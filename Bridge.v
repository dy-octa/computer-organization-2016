==> flow/design.v <==
`timescale 1ns / 1ps
module Bridge(
    input [31:0] PrAddr,
    input [31:0] PrWData,
    input [3:0] PrMask,
    input PrWrite,
    output [7:2] HWInt,
    output [31:0] PrRData,
    input Clk,
    input Rst
    );
	reg T0Write, T1Write;
	reg [3:0] TAddr;
	wire AccessT0 = PrAddr >= 'h0000_7f00 && PrAddr <= 'h0000_7f0b;
	wire AccessT1 = PrAddr >= 'h0000_7f10 && PrAddr <= 'h0000_7f1b;
	wire [31:0] T0RData, T1RData;
	assign PrRData = AccessT0 ? T0RData : (AccessT1 ? T1RData : 0);
	always @(*) begin
		if (AccessT0 && PrWrite) begin
			T0Write = 1;
			T1Write = 0;
			TAddr = PrAddr - 'h0000_7f00;
		end else 
		if (AccessT1 && PrWrite) begin
			T0Write = 0;
			T1Write = 1;
			TAddr = PrAddr - 'h0000_7f10;
		end
		else begin
			T0Write = 0;
			T1Write = 0;
			TAddr = 0;
		end
	end
	timer timer0(
		.Clk(Clk),
		.Rst(Rst),
		.Addr(TAddr[3:2]),
		.WEn(T0Write),
		.WData(PrWData),
		.RData(T0RData),
		.IRQ(T0IRQ)
	);
	timer timer1(
		.Clk(Clk),
		.Rst(Rst),
		.Addr(TAddr[3:2]),
		.WEn(T1Write),
		.WData(PrWData),
		.RData(T1RData),
		.IRQ(T1IRQ)
	);
	assign HWInt[7:4] = 0;
	assign HWInt[2] = T0IRQ;
	assign HWInt[3] = T1IRQ;
endmodule
`timescale 1ns / 1ps
module timer(
    input Clk,
    input Rst,
    input [3:2] Addr,
    input WEn,
    input [31:0] WData,
    output [31:0] RData,
    output reg IRQ
    );
	reg [31:0] mem[2:0];
	assign RData = Addr == 0? {7'h0000000, mem[0][3:0]} : mem[Addr];
	reg [2:0] S;
	parameter idle = 0, load = 1, cnt = 2, irq = 3;
	initial  begin
		mem[0] = 0;
		mem[1] = 0;
		mem[2] = 0;
		S = idle;
		IRQ = 0;
	end
	always @(posedge Clk) begin
		if (Rst) begin
			mem[0] <= 0;
			mem[1] <= 0;
			mem[2] <= 0;
			S <= idle;
			IRQ <= 0;
		end
		else begin
			if (WEn && Addr != 2)
				mem[Addr] <= WData;
			case (S)
				idle: begin
					if (mem[0][0] != 0)
						S <= load;
				end
				load: begin
					IRQ <= 0;
					if (mem[0][0] == 0)
						S <= idle;
					else begin
						mem[2] <= mem[1];
						S <= cnt;
					end
				end
				cnt: begin
					IRQ <= 0;
					if (mem[0][0] == 0)
						S <= idle;
					else begin
						if (mem[2] == 1)
							S <= irq;
						mem[2] <= mem[2] - 1;
					end
				end
				irq: begin
					IRQ <= mem[0][3];
					if (mem[0][0] == 0)
						S <= idle;
					else begin
						if (mem[0][2:1] == 0) begin
							mem[0][0] <= 0;
							S <= idle;
						end
						else S <= load;
					end
				end
			endcase
		end
	end
endmodule
# Reports on Bridge
# Tool output for the design above, in the order of the flow.
# Lines are those of the file above, counted from 1.
# Operators: Yosys type, input widths -> output width; for muxes data width and select width s.
# Cell names lack the library's common part.
# A cell with -- has no value.
# inputs
top	Bridge
clock	Clk
cell_library	sky130hd
pvt_corner	tt_025C_1v80

# Elaborated design
# Counts by Yosys on the flattened word-level netlist (proc, flatten, opt, wreduce; memories kept). Register bits leave out memories and registers merged into their read ports (data or address). Print and check cells are left out.
# Memory sizes are those after Yosys's memory passes, which may raise the word count (mostly to a power of two), join words into wider ones and drop unused or constant bits.
# op_classes
n_addsub	4
n_cmp	4
equal	13
mux	84
bitwise	2
reduce_logical	21
# op_table
cell	n
$mux 32	32
$sub 32x1->32 const B	2
$eq 32x1->1 const B	2
$ge 32x15->1 const B	2
$le 32x15->1 const B	2
$reduce_or 32->1	2
$mux 1	28
$pmux 3 s4	2
$mux 3	8
$mux 2	10
$eq 3x2->1 const B	4
$sub 4x1->4 const B	2
$reduce_bool 4->1	2
$mux 4	2
$logic_and 1x1->1	6
$logic_not 2->1	3
$eq 3x1->1 const B	2
$ne 3x3->1 const B	2
$logic_not 3->1	2
$reduce_and 3->1	2
$ne 2x1->1 const B	2
$reduce_bool 2->1	2
$reduce_or 2->1	2
$pmux 1 s2	2
$or 1x1->1	2
$ne 2x2->1 const B	1
# word_totals
ff_bits	8
ramBits	256
n_memories	2
in_bits	71
output_inout_bits	38
# mem_list
memory	size	word_bits	line_no	text
timer0.mem	4	32	67	reg [31:0] mem[2:0];
timer1.mem	4	32	67

# Depth
# Longest topological path by Yosys (ltp), each cell counted once; first at word level (registers and memories cut), then after technology mapping (sequential cells cut; the memories' decode and read muxes count).
# depth
depth_word	9
ABC_AREA	0
mapped_depth	8
ltp_nobuf	7

# Netlist
# Yosys stat after the flow's synthesis: flattened, memories mapped to cells. It holds for the ABC_AREA given above (unset counts as 0); a run with the other value may have another netlist.
# mapped
cell_count	857
mapped_area_um2	8401.8
flip_flops	142
# types
type	n	area_total_um2
edfxtp_1	136	4.08E+03
nor2_1	122	457.939
a22oi_1	60	450.432
xor2_1	39	341.578
nor3_1	52	260.25
o22a_1	28	245.235
a21oi_1	46	230.221
o21ai_0	44	220.211
clkbuf_1	57	213.955
nand2_1	57	213.955
xnor2_1	17	148.893
nand3_1	26	130.125
dfxtp_1	6	120.115
nor4_4	4	85.082
a211oi_1	11	82.579
nand4_1	12	75.072
nor4_1	10	62.56
nor4_2	5	62.56
# Other cell types: 41; their cells: 125.
# The figures by module come from a second, unflattened synthesis with its own total; it is not the netlist above.
# unflattened
cells_unflattened	914
area_unflattened_um2	11355.9
# Each row is one instance without its submodules.
# modules
mod	n_inst	n_cells	mod_area_um2	seq_area_um2
timer	2	405	5171.2	3062.9
Bridge	1	104	1013.5	0.0

# Worst setup path after synthesis
# Source: OpenSTA report_checks on the synthesized netlist (no wires, ideal clock, input and output delay 20% of the period each), path of least setup slack; recovery checks are left aside. Register names are those of the netlist, which keeps one name where synthesis merged equal registers.
# synth_timing
kind	input port to flip-flop
startpoint	input port PrAddr[21]
endpoint	memory timer1.mem[1][0]
period_ns	3.62
in_delay_ns	0.724
arrival_time_ns	2.767
path_slack_ns	0.464
delay_ns	2.432
stages	7
path_buffers	2
period_less_setup_slack_ns	3.156
# "delay_ns" = arrival - input delay + setup time.
# "stages" counts driving pins, that of a launching flip-flop among them; a cell with two outputs on the path counts twice.
# "period_less_setup_slack_ns" is the clock period less the worst setup slack; recovery checks do not enter. This is arithmetic on one report: input and output delays are still those of the set period (20% each).
# The rows between start and end are the longest chain of elaborated cells between them; the timing report does not say that the signal goes this way. Where chains are equally long, one stands for them.
# A line is the first line of the expression or statement that the cell stems from. Yosys adds cells for indexed reads and writes and turns some case tables into memories.
# The path ends at the enable pin of a flip-flop; only ways to that pin are counted.
# synth_between
path_cell_list	nor4_1 > and4_1 > nand2_1 > or3_1 > clkbuf_1 > clkbuf_1 > nand2_1
elab_chain_len	9
cells_between	18
lines_between	6
classes_between	compare (4); eq/ne (1); mux (8); reduce/logical (5)
# synth_rtl
element	line_no	text
from (decl)	3	input [31:0] PrAddr,
$ge 32x15->1	15	wire AccessT1 = PrAddr >= 'h0000_7f10 && PrAddr <= 'h0000_7f1b;
$logic_and 1x1->1	15
$logic_and 1x1->1	24	if (AccessT1 && PrWrite) begin
$mux 4	24
$mux 4	19	if (AccessT0 && PrWrite) begin
$ne 2x2->1	87	if (WEn && Addr != 2)
$logic_and 1x1->1	87
$mux 2	87
$mux 2	79	if (Rst) begin
to (decl)	67	reg [31:0] mem[2:0];

# Path in the finished layout
# Path of least setup slack in the final report of stored run 2 (OpenROAD, finished layout, wires in). Where an end is a register, its clock arrival counts in the times.
# layout_timing
kind	input port to output port
startpoint	input port PrAddr[3]
endpoint	output port PrRData[29]
period_ns	3.12
in_delay_ns	0.62
output_delay_ns	0.62
arrival_time_ns	2.34
path_slack_ns	0.15
stages	9
path_buffers	4
# The rows between start and end are the longest chain of elaborated cells between them; the timing report does not say that the signal goes this way. Where chains are equally long, one stands for them.
# The chain passes a memory read, where the word-level depth is cut; so it can be longer than that depth.
# layout_between
path_cell_list	buf_8 > a2111oi_4 > buf_4 > o211ai_1 > or2_4 > buf_12 > o22a_1 > nor2_2 > buf_2
elab_chain_len	9
cells_between	19
lines_between	9
classes_between	add/sub (2); compare (4); mux (6); reduce/logical (5); memory (2)
# layout_rtl
element	line_no	text
from (decl)	3	input [31:0] PrAddr,
$ge 32x15->1	15	wire AccessT1 = PrAddr >= 'h0000_7f10 && PrAddr <= 'h0000_7f1b;
$logic_and 1x1->1	15
$logic_and 1x1->1	24	if (AccessT1 && PrWrite) begin
$mux 4	24
$mux 4	19	if (AccessT0 && PrWrite) begin
$mem_v2 4x32	67	reg [31:0] mem[2:0];
$mux 32	68	assign RData = Addr == 0? {7'h0000000, mem[0][3:0]} : mem[Addr];
$mux 32 (2 in a row)	17	assign PrRData = AccessT0 ? T0RData : (AccessT1 ? T1RData : 0);
to (decl)	8	output [31:0] PrRData,

# Flow measurements of Bridge on sky130hd: 2 stored runs with different settings, listed in no order. Input and output delays are each 20% of the period that was set; the output load is 0.01 pF.
# "period_less_ws_ns" means the clock period less the worst setup slack. The figure is calculated, with input and output delays left at 20% of the set period.
# "worst_path_ns" is the time allowed to the run's worst setup path (the clock period less input and output delay, where it has them) less its slack. Clock arrival times count: a late capture clock shortens it, a late launch clock lengthens it.
# "power_total_w" is the tool's figure for a default switching activity; nothing was simulated.
# A setting shown as - is not set for that run.
# A result given as - is not shown for that run.
name,stored run 1,stored run 2
period_ns,4.13,3.12
CORE_UTILIZATION,54,59
PLACE_DENSITY_LB_ADDON,0.16,0.14
CORE_ASPECT_RATIO,0.92,0.61
CELL_PAD_IN_SITES_GLOBAL_PLACEMENT,2,-
TNS_END_PERCENT,65,-
GPL_TIMING_DRIVEN,0,-
GPL_ROUTABILITY_DRIVEN,0,1
SLEW_MARGIN,5,20
CAP_MARGIN,20,20
CORE_MARGIN,2,2
SETUP_SLACK_MARGIN,-,0.82
MAX_ROUTING_LAYER,-,met5
power_total_w,-,0.00489
worst_hold_slack_ns,-,0.487
setup_worst_slack_ns,-,0.154
die_um2,-,15240.0
worst_path_ns,-,1.72
worst_setup_path_type,-,input port to output port
finalCellArea_um2,-,11552.3
synthesis_area_um2,-,8401.8
period_less_ws_ns,-,2.966
# Stored run 1: stopped before the end: placement reported FLW-0024
